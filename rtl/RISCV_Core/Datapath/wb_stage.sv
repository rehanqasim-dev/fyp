==> flow/design.v <==
package Config;
  parameter int SCRATCHPAD_DEPTH = 2 ** 7;
  parameter int BIAS = 0;
  parameter A_BITWIDTH = 8;
  parameter W_BITWIDTH = 8;
  parameter P_BITWIDTH = 24;
  parameter SMALL_SYS_ROWS = 8;
  parameter SMALL_SYS_COLS = 8;
  parameter CORE_ROWS = 2;
  parameter CORE_COLS = 2;
  parameter int SUPER_SYS_ROWS = CORE_ROWS * SMALL_SYS_ROWS;
  parameter int SUPER_SYS_COLS = SMALL_SYS_COLS * CORE_COLS;
  typedef struct packed {
    logic en, rdwr;
    logic [3:0] mask;
    logic [3:0][7:0] rd_data;
    logic [3:0][7:0] wr_data;
    logic [31:0] addr;
  } dbus_interface;
endpackage : Config
interface interface_dbus;
  logic en, rdwr;
  logic [3:0] mask;
  logic [3:0][7:0] rd_data;
  logic [3:0][7:0] wr_data;
  logic [31:0] addr;
  modport slave(input en, rdwr, mask, wr_data, addr, output rd_data);
  modport master(output en, rdwr, mask, wr_data, addr, input rd_data);
endinterface
module CSR_reg (
    input clk,
    input rst,
    reg_wr,
    reg_r,
    input logic [31:0] PC,
    input logic [11:0] addr,
    input logic [3:0] interrupt,
    input logic [31:0] wdata_csr,
    input logic is_mret,
    output logic [31:0] rdata,
    epc,
    output logic epc_taken
);
  logic mie_wr_flag, interupt_taken, mstatus_wr_flag, mtvec_wr_flag, timer_inter, external_inter;
  logic [31:0] mepc_q, mie_q, mstatus_q, mtvec_q, mcause_q, mip_q, mcause_d, mip_d, ISR_addr;
  assign timer_inter_occur = mie_q[7] & mip_q[7];
  localparam mepc_addr = 12'h341;
  localparam mcause_addr = 12'h342;
  localparam mip_addr = 12'h344;
  localparam mtvec_addr = 12'h305;
  localparam mie_addr = 12'h304;
  localparam mstatus_addr = 12'h300;
  assign timer_inter = mip_q[7] & mie_q[7];
  assign external_inter = mip_q[11] & mie_q[11];
  assign interupt_taken = (timer_inter | external_inter) & mstatus_q[3];
  assign epc_taken = is_mret | interupt_taken;
  assign ISR_addr = mtvec_q[0] ? {mtvec_q[31:2], 2'b00} : {mtvec_q[31:2], 2'b00} + {mcause_q[29:0], 2'b00};
  assign epc = is_mret ? mepc_q : ISR_addr;
  always_ff @(posedge clk) begin
    if (rst) mepc_q <= '0;
    else if (interupt_taken) mepc_q <= PC;
  end
  always_ff @(posedge clk) begin
    if (rst) mie_q <= '0;
    else if (mie_wr_flag) mie_q <= wdata_csr;
  end
  always_ff @(posedge clk) begin
    if (rst) mstatus_q <= '0;
    else if (mstatus_wr_flag) mstatus_q <= wdata_csr;
  end
  always_ff @(posedge clk) begin
    if (rst) mtvec_q <= '0;
    else if (mtvec_wr_flag) mtvec_q <= wdata_csr;
  end
  always_ff @(posedge clk) begin
    if (rst) mcause_q <= '0;
    else mcause_q <= mcause_d;
  end
  always_ff @(posedge clk) begin
    if (rst) mip_q <= '0;
    else if (interupt_taken) mip_q <= '0;
    else mip_q <= mip_d;
  end
  always_comb begin
    case (interrupt)
      4'd1: begin
        mip_d = 32'h80;
        mcause_d = 32'd7;
      end
      4'd2: begin
        mip_d = 32'h800;
        mcause_d = 32'd11;
      end
      default: begin
        mcause_d = '0;
        mip_d = '0;
      end
    endcase
  end
  always_comb begin
    rdata = '0;
    if (reg_r) begin
      case (addr)
        mip_addr: begin
          rdata = mip_q;
        end
        mie_addr: begin
          rdata = mie_q;
        end
        mstatus_addr: begin
          rdata = mstatus_q;
        end
        mcause_addr: begin
          rdata = mcause_q;
        end
        mtvec_addr: begin
          rdata = mtvec_q;
        end
        mepc_addr: begin
          rdata = mepc_q;
        end
        default: rdata = '0;
      endcase
    end
  end
  always_comb begin
    mie_wr_flag = 1'b0;
    mstatus_wr_flag = 1'b0;
    mtvec_wr_flag = 1'b0;
    if (reg_wr) begin
      case (addr)
        mie_addr: begin
          mie_wr_flag = 1'b1;
        end
        mstatus_addr: begin
          mstatus_wr_flag = 1'b1;
        end
        mtvec_addr: begin
          mtvec_wr_flag = 1'b1;
        end
      endcase
    end
  end
endmodule
module wb_stage (
    input logic clk,
    rst,
    mem_wr,
    mem_read,
    csr_reg_wr,
    csr_reg_r,
    is_mret,
    input logic [31:0] ALU_o,
    input logic [1:0] wb_sel,
    input logic [31:0] PC,
    mem_wr_data,
    instruction,
    rdata1,
    input logic [3:0] interrupt,
    output logic [31:0] wb_data,
    epc,
    output logic epc_taken,
    output logic system_bus_en,
    system_bus_rdwr,
    input logic [31:0] system_bus_rd_data,
    output logic [31:0] system_bus_wr_data,
    system_bus_addr,
    output logic [3:0] system_bus_mask
);
  logic [31:0] data_to_load, csr_read_data;
  logic [ 2:0] func3;
  logic [ 1:0] mem_col;
  logic [11:0] csr_addr;
  localparam I_type = 5'b00100;
  localparam Load_type = 5'b00000;
  localparam B_type = 5'b11000;
  localparam S_type = 5'b01000;
  localparam J_type = 5'b11011;
  localparam Jalr_type = 5'b11001;
  localparam lui_type = 5'b01101;
  localparam auipc_type = 5'b00101;
  assign func3 = instruction[14:12];
  assign mem_col = ALU_o[1:0];
  assign csr_addr = instruction[31:20];
  always_comb begin
    case (wb_sel)
      2'b00:   wb_data = PC + 4;
      2'b01:   wb_data = ALU_o;
      2'b10:   wb_data = data_to_load;
      2'b11:   wb_data = csr_read_data;
      default: wb_data = 'x;
    endcase
  end
  LS_controller LS_controller_instance (
      .func3(func3),
      .addr(mem_col),
      .rdata2(mem_wr_data),
      .wdata_mem(system_bus_wr_data),
      .mask(system_bus_mask),
      .system_bus_rd_data(system_bus_rd_data),
      .data_to_load(data_to_load)
  );
  assign system_bus_en   = mem_wr || mem_read;
  assign system_bus_rdwr = mem_wr;
  assign system_bus_addr = ALU_o;
  CSR_reg CSR_reg_instance (
      .clk(clk),
      .rst(rst),
      .reg_wr(csr_reg_wr),
      .reg_r(csr_reg_r),
      .PC(PC),
      .addr(csr_addr),
      .interrupt(interrupt),
      .wdata_csr(rdata1),
      .is_mret(is_mret),
      .rdata(csr_read_data),
      .epc(epc),
      .epc_taken(epc_taken)
  );
endmodule
module LS_controller (
    input  logic [ 2:0] func3,
    input  logic [ 1:0] addr,
    input  logic [31:0] rdata2,
    output logic [31:0] wdata_mem,
    output logic [ 3:0] mask,
    input  logic [31:0] system_bus_rd_data,
    output logic [31:0] data_to_load
);
  localparam b = 3'b000;
  localparam h = 3'b001;
  localparam w = 3'b010;
  localparam bu = 3'b100;
  localparam hu = 3'b101;
  logic [2:0] load_op;
  always_comb begin
    case (func3)
      b: begin
        case (addr)
          2'b00: begin
            mask = 4'b0001;
            wdata_mem = {{24{1'b0}}, {rdata2[7:0]}};
          end
          2'b01: begin
            mask = 4'b0010;
            wdata_mem = {{16{1'b0}}, {rdata2[7:0]}, {8{1'b0}}};
          end
          2'b10: begin
            mask = 4'b0100;
            wdata_mem = {{8{1'b0}}, {rdata2[7:0]}, {16{1'b0}}};
          end
          2'b11: begin
            mask = 4'b1000;
            wdata_mem = {{rdata2[7:0]}, {24{1'b0}}};
          end
          default: begin
            mask = 'x;
            wdata_mem = 'x;
          end
        endcase
        load_op = 3'b000;
      end
      h: begin
        case (addr[1])
          0: begin
            mask = 4'b0011;
            wdata_mem = {{16{1'b0}}, {rdata2[15:0]}};
          end
          1: begin
            mask = 4'b1100;
            wdata_mem = {{rdata2[15:0]}, {16{1'b0}}};
          end
          default: begin
            mask = 'x;
            wdata_mem = 'x;
          end
        endcase
        load_op = 3'b001;
      end
      w: begin
        mask = 4'b1111;
        wdata_mem = rdata2;
        load_op = 3'b010;
      end
      bu: begin
        mask = 'x;
        wdata_mem = rdata2;
        load_op = 3'b011;
      end
      hu: begin
        mask = 'x;
        wdata_mem = rdata2;
        load_op = 3'b100;
      end
      default: begin
        mask = 'x;
        wdata_mem = rdata2;
        load_op = 3'b100;
      end
    endcase
  end
  always_comb begin
    case (load_op)
      3'b000: begin
        case (addr[1:0])
          2'b00:   data_to_load = {{24{system_bus_rd_data[7]}}, system_bus_rd_data[7:0]};
          2'b01:   data_to_load = {{24{system_bus_rd_data[15]}}, system_bus_rd_data[15:8]};
          2'b10:   data_to_load = {{24{system_bus_rd_data[23]}}, system_bus_rd_data[23:16]};
          2'b11:   data_to_load = {{24{system_bus_rd_data[31]}}, system_bus_rd_data[31:24]};
          default: data_to_load = 'x;
        endcase
      end
      3'b001: begin
        case (addr[1])
          0: data_to_load = {{16{system_bus_rd_data[15]}}, system_bus_rd_data[15:0]};
          1: data_to_load = {{16{system_bus_rd_data[31]}}, system_bus_rd_data[31:16]};
          default: data_to_load = 'x;
        endcase
      end
      3'b010: begin
        data_to_load = system_bus_rd_data;
      end
      3'b011: begin
        case (addr[1:0])
          2'b00:   data_to_load = {{24{1'b0}}, system_bus_rd_data[7:0]};
          2'b01:   data_to_load = {{24{1'b0}}, system_bus_rd_data[15:8]};
          2'b10:   data_to_load = {{24{1'b0}}, system_bus_rd_data[23:16]};
          2'b11:   data_to_load = {{24{1'b0}}, system_bus_rd_data[31:24]};
          default: data_to_load = 'x;
        endcase
      end
      3'b100: begin
        case (addr[1])
          1'b0: data_to_load = {{16{1'b0}}, system_bus_rd_data[15:0]};
          1'b1: data_to_load = {{16{1'b0}}, system_bus_rd_data[31:16]};
          default: data_to_load = 'x;
        endcase
      end
      default: data_to_load = 'x;
    endcase
  end
endmodule
[Step by step through the tools: wb_stage]
What the tools print for wb_stage, step after step.
Lines are those of the file above, counted from 1.
Library cell names are shortened.
Not given: -
Set-up
  design top: wb_stage
  clock input: clk
  cell library: sky130hd
  timing corner: tt_025C_1v80

[Word-level counts]
Counts by Yosys on the flattened word-level netlist (proc, flatten, opt, wreduce; memories kept). Register bits leave out memories and registers merged into their read ports (data or address); mux counts leave out enables and synchronous resets folded into registers. Print and check cells are left out. Cells with the same type and inputs are merged into one.
Bit counts
  register bits: 192
  latch bits: 0
  RAM bits: 0
  bits in read-only memories: 0
  clocked read ports x word width: 0
  memories kept: 0
  input port bits: 205
  output and inout bits: 135
  elaborated cells: 66
Operators by class
  add/sub/neg operators: 2
  multiply operators: 0
  divide/modulo/power cells: 0
  order comparisons: 0
  equality and inequality tests: 21
  shift-type cells: 0
  mux-type cells: 25
  bitwise logic cells: 6
  reductions and logical operators: 6
Operator list (count)
  case mux 32 bit (select 4 bit): 4
  case mux 32 bit (select 2 bit): 4
  case mux 32 bit (select 6 bit): 1
  case mux 32 bit (select 5 bit): 1
  two-way mux 32 bit: 3
  equality test 12 x 10 -> 1 bit (second input constant): 6
  adder 32 x 3 -> 32 bit (second input constant): 1
  adder 32 bit: 1
  case mux 12 bit (select 2 bit): 1
  case mux 4 bit (select 4 bit): 1
  case mux 4 bit (select 2 bit): 2
  case mux 4 bit (select 3 bit): 1
  case mux 3 bit (select 4 bit): 1
  equality test 3 x 2 -> 1 bit (second input constant): 3
  equality test 2 bit (second input constant): 4
  equality test 3 x 1 -> 1 bit (second input constant): 2
  equality test 3 bit (second input constant): 2
  logical NOT 3 bit: 2
  two-way mux 1 bit: 6
  equality test 2 x 1 -> 1 bit (second input constant): 2
  logical NOT 2 bit: 2
  equality test 4 x 1 -> 1 bit (second input constant): 1
  equality test 4 x 2 -> 1 bit (second input constant): 1
  AND 1 bit: 3
  bitwise OR 1 bit: 2
  OR reduction 2 bit: 1
  logical OR 1 bit: 1
  NOT 1 bit: 1

[Logic depth]
Depth = most cells in a row (Yosys ltp): at word level without a register or memory, in the mapped netlist without a sequential cell, where the memories' decode and read muxes count.
Logic depth
  depth in word-level cells: 5
  ABC_AREA: 0
  depth in mapped cells: 9
  mapped depth without buffers: 8

[Netlist]
Yosys stat after the flow's synthesis: flattened, memories mapped to cells. It holds for the ABC_AREA given above (unset counts as 0); a run with the other value may have another netlist.
Cells by type
  dfxtp_1: count 133, total area 2.66E+03 um2
  nand2_1: count 295, total area 1.11E+03 um2
  a21oi_1: count 139, total area 695.667 um2
  a22o_1: count 39, total area 341.578 um2
  xnor2_1: count 35, total area 306.544 um2
  a21oi_2: count 32, total area 280.269 um2
  clkbuf_1: count 74, total area 277.766 um2
  a222oi_1: count 27, total area 270.259 um2
  mux2_2: count 24, total area 270.259 um2
  buf_4: count 33, total area 247.738 um2
  o21ai_0: count 39, total area 195.187 um2
  nand2_2: count 30, total area 187.68 um2
  nor2_1: count 49, total area 183.926 um2
  nor2b_1: count 22, total area 137.632 um2
  xor2_1: count 15, total area 131.376 um2
  inv_1: count 31, total area 116.362 um2
  a22oi_1: count 14, total area 105.101 um2
  nor3_1: count 21, total area 105.101 um2
Not listed: further types 58, cells in them 274.
Synthesis totals
  mapped cells: 1326
  mapped area: 9854.5 um2
  flip-flops: 133
The figures by module come from a second, unflattened synthesis with its own total; it is not the netlist above.
Second synthesis, totals
  cell total of the unflattened synthesis: 1237
  area (unflattened synthesis): 9626.7 um2
Rows give one instance, submodules left out.
Modules
  CSR_reg: instances 1, cells 878, area 6658.9 um2, sequential area 2662.6 um2
  wb_stage: instances 1, cells 160, area 1616.6 um2, sequential area 0.0 um2
  LS_controller: instances 1, cells 199, area 1351.3 um2, sequential area 0.0 um2

[Path before layout]
Path of least setup slack by OpenSTA after synthesis, without wires, with an ideal clock, recovery checks aside; 20% of the period is set as input and as output delay. Where synthesis merged equal registers, the netlist keeps one of their names.
Path after synthesis
  path type: flip-flop to output port
  start point: register CSR_reg_instance.mcause_q[1]
  end point: output epc[28]
  period: 2620 ps
  data arrival time: 2226 ps
  data required time: 2096 ps
  path slack: -130 ps
  path delay: 2226 ps
  driving pins on the path: 10
  path buffers: 1
  synthesis period reached: 2750 ps
"path delay" = arrival - input delay + setup time.
A path that ends at an output port has no setup time.
"driving pins on the path" counts driving pins, that of a launching flip-flop among them; a cell with two outputs on the path counts twice.
"synthesis period reached" = period - worst setup slack (recovery checks aside). The figure is calculated, with input and output delays left at 20% of the set period.
Between the ends stands the longest chain of elaborated cells between them, by number of cells; it is not shown to be the way that was timed. Of several equally long chains one is given.
Each line given opens the expression or statement behind the cell; cells for indexed reads and writes are added by Yosys, which also makes memories of some case tables.
On the way, after synthesis
  cell sequence: dfxtp_1 -> ha_1 -> inv_1 -> fa_1 -> nor2b_1 -> o21ai_0 -> clkbuf_1 -> a2111oi_0 -> xnor2_1 -> o21ai_1
  cells in the longest elaborated chain: 3
  elaborated cells between the ends (all ways): 3
  source lines of those cells: 2
  classes of those cells: add/sub: 1; mux: 2
RTL lines, path after synthesis
  start: declaration: line 45  | logic [31:0] mepc_q, mie_q, mstatus_q, mtvec_q, mcause_q, mip_q, mcause_d, mip_d, ISR_addr;
  start: assignment: line 76  | if (rst) mcause_q <= '0;
  start: assignment: line 77  | else mcause_q <= mcause_d;
  adder 32 bit: line 57  | assign ISR_addr = mtvec_q[0] ? {mtvec_q[31:2], 2'b00} : {mtvec_q[31:2], 2'b00} + {mcause_q[29:0], 2'b00};
  two-way mux 32 bit: line 57
  two-way mux 32 bit: line 58  | assign epc = is_mret ? mepc_q : ISR_addr;
  end: declaration: line 161  | epc,

[Timing after layout]
From the final timing report of flow run A: the path of least setup slack in the routed layout; clock arrival at registers is part of the times.
The path's times are printed in steps of 10 ps; the period is the one set.
Path post-layout
  path type: flip-flop to output port
  start point: register CSR_reg_instance.mcause_q[1]
  end point: output epc[18]
  period: 2440 ps
  data arrival time: 2750 ps
  data required time: 1950 ps
  path slack: -790 ps
  driving pins on the path: 13
  path buffers: 4
Between the ends stands the longest chain of elaborated cells between them, by number of cells; it is not shown to be the way that was timed. Of several equally long chains one is given.
On the way, post-layout
  cell sequence: dfxtp_4 -> ha_4 -> inv_2 -> fa_2 -> nor2b_4 -> o21ai_4 -> buf_12 -> buf_4 -> a211oi_4 -> xnor2_1 -> o21ai_1 -> buf_4 -> buf_6
  cells in the longest elaborated chain: 3
  elaborated cells between the ends (all ways): 3
  source lines of those cells: 2
  classes of those cells: add/sub: 1; mux: 2
RTL lines, path post-layout
  start: declaration: line 45  | logic [31:0] mepc_q, mie_q, mstatus_q, mtvec_q, mcause_q, mip_q, mcause_d, mip_d, ISR_addr;
  start: assignment: line 76  | if (rst) mcause_q <= '0;
  start: assignment: line 77  | else mcause_q <= mcause_d;
  adder 32 bit: line 57  | assign ISR_addr = mtvec_q[0] ? {mtvec_q[31:2], 2'b00} : {mtvec_q[31:2], 2'b00} + {mcause_q[29:0], 2'b00};
  two-way mux 32 bit: line 57
  two-way mux 32 bit: line 58  | assign epc = is_mret ? mepc_q : ISR_addr;
  end: declaration: line 161  | epc,

Subject: flow runs of wb_stage

Hi,

wb_stage through Yosys and OpenROAD on sky130hd: 2 stored runs, unordered, with their settings and measured results. The constraints put input and output delay at 20% of the set period each and load the outputs with 0.01 pF.
"achieved clock period" = clock period - worst setup slack. The figure is calculated, with input and output delays left at 20% of the set period.
"worst setup path time" = time allowed to the worst setup path (clock period - input delay - output delay, where it has them) - its slack; a late launch clock adds to it, a late capture clock takes from it.
By "power" is meant OpenSTA's value without simulated activity: inputs other than the clock are taken to toggle once in ten clock periods, and the tool carries that through the logic.
"worst setup path time" is given in steps of 10 ps.
[flow run A] settings: period_ns=2.44, CORE_UTILIZATION=29, PLACE_DENSITY_LB_ADDON=0.24, CELL_PAD_IN_SITES_DETAIL_PLACEMENT=1, GPL_TIMING_DRIVEN=1, SLEW_MARGIN=20, MAX_ROUTING_LAYER=met5, CAP_MARGIN=20, CORE_MARGIN=2
[flow run A] result: chip area after synthesis (Yosys) 9854.5 um2, die area 35472.0 um2, standard-cell area of the final layout 18074.8 um2, worst setup slack after layout -795 ps, total negative slack -31905 ps, worst hold slack 449 ps, power 6.592 mW, achieved clock period 3235 ps, worst setup path time 2750 ps, worst setup path kind flip-flop to output port
[flow run B] settings: period_ns=2.13, CORE_UTILIZATION=53, SETUP_SLACK_MARGIN=-0.05, PLACE_DENSITY_LB_ADDON=0.1, GPL_TIMING_DRIVEN=1, CTS_CLUSTER_DIAMETER=369, MIN_ROUTING_LAYER=met2, MAX_ROUTING_LAYER=met4, CAP_MARGIN=20, CORE_MARGIN=2, SLEW_MARGIN=20
[flow run B] result: did not finish, routing stopped with GRT-0116

Regards
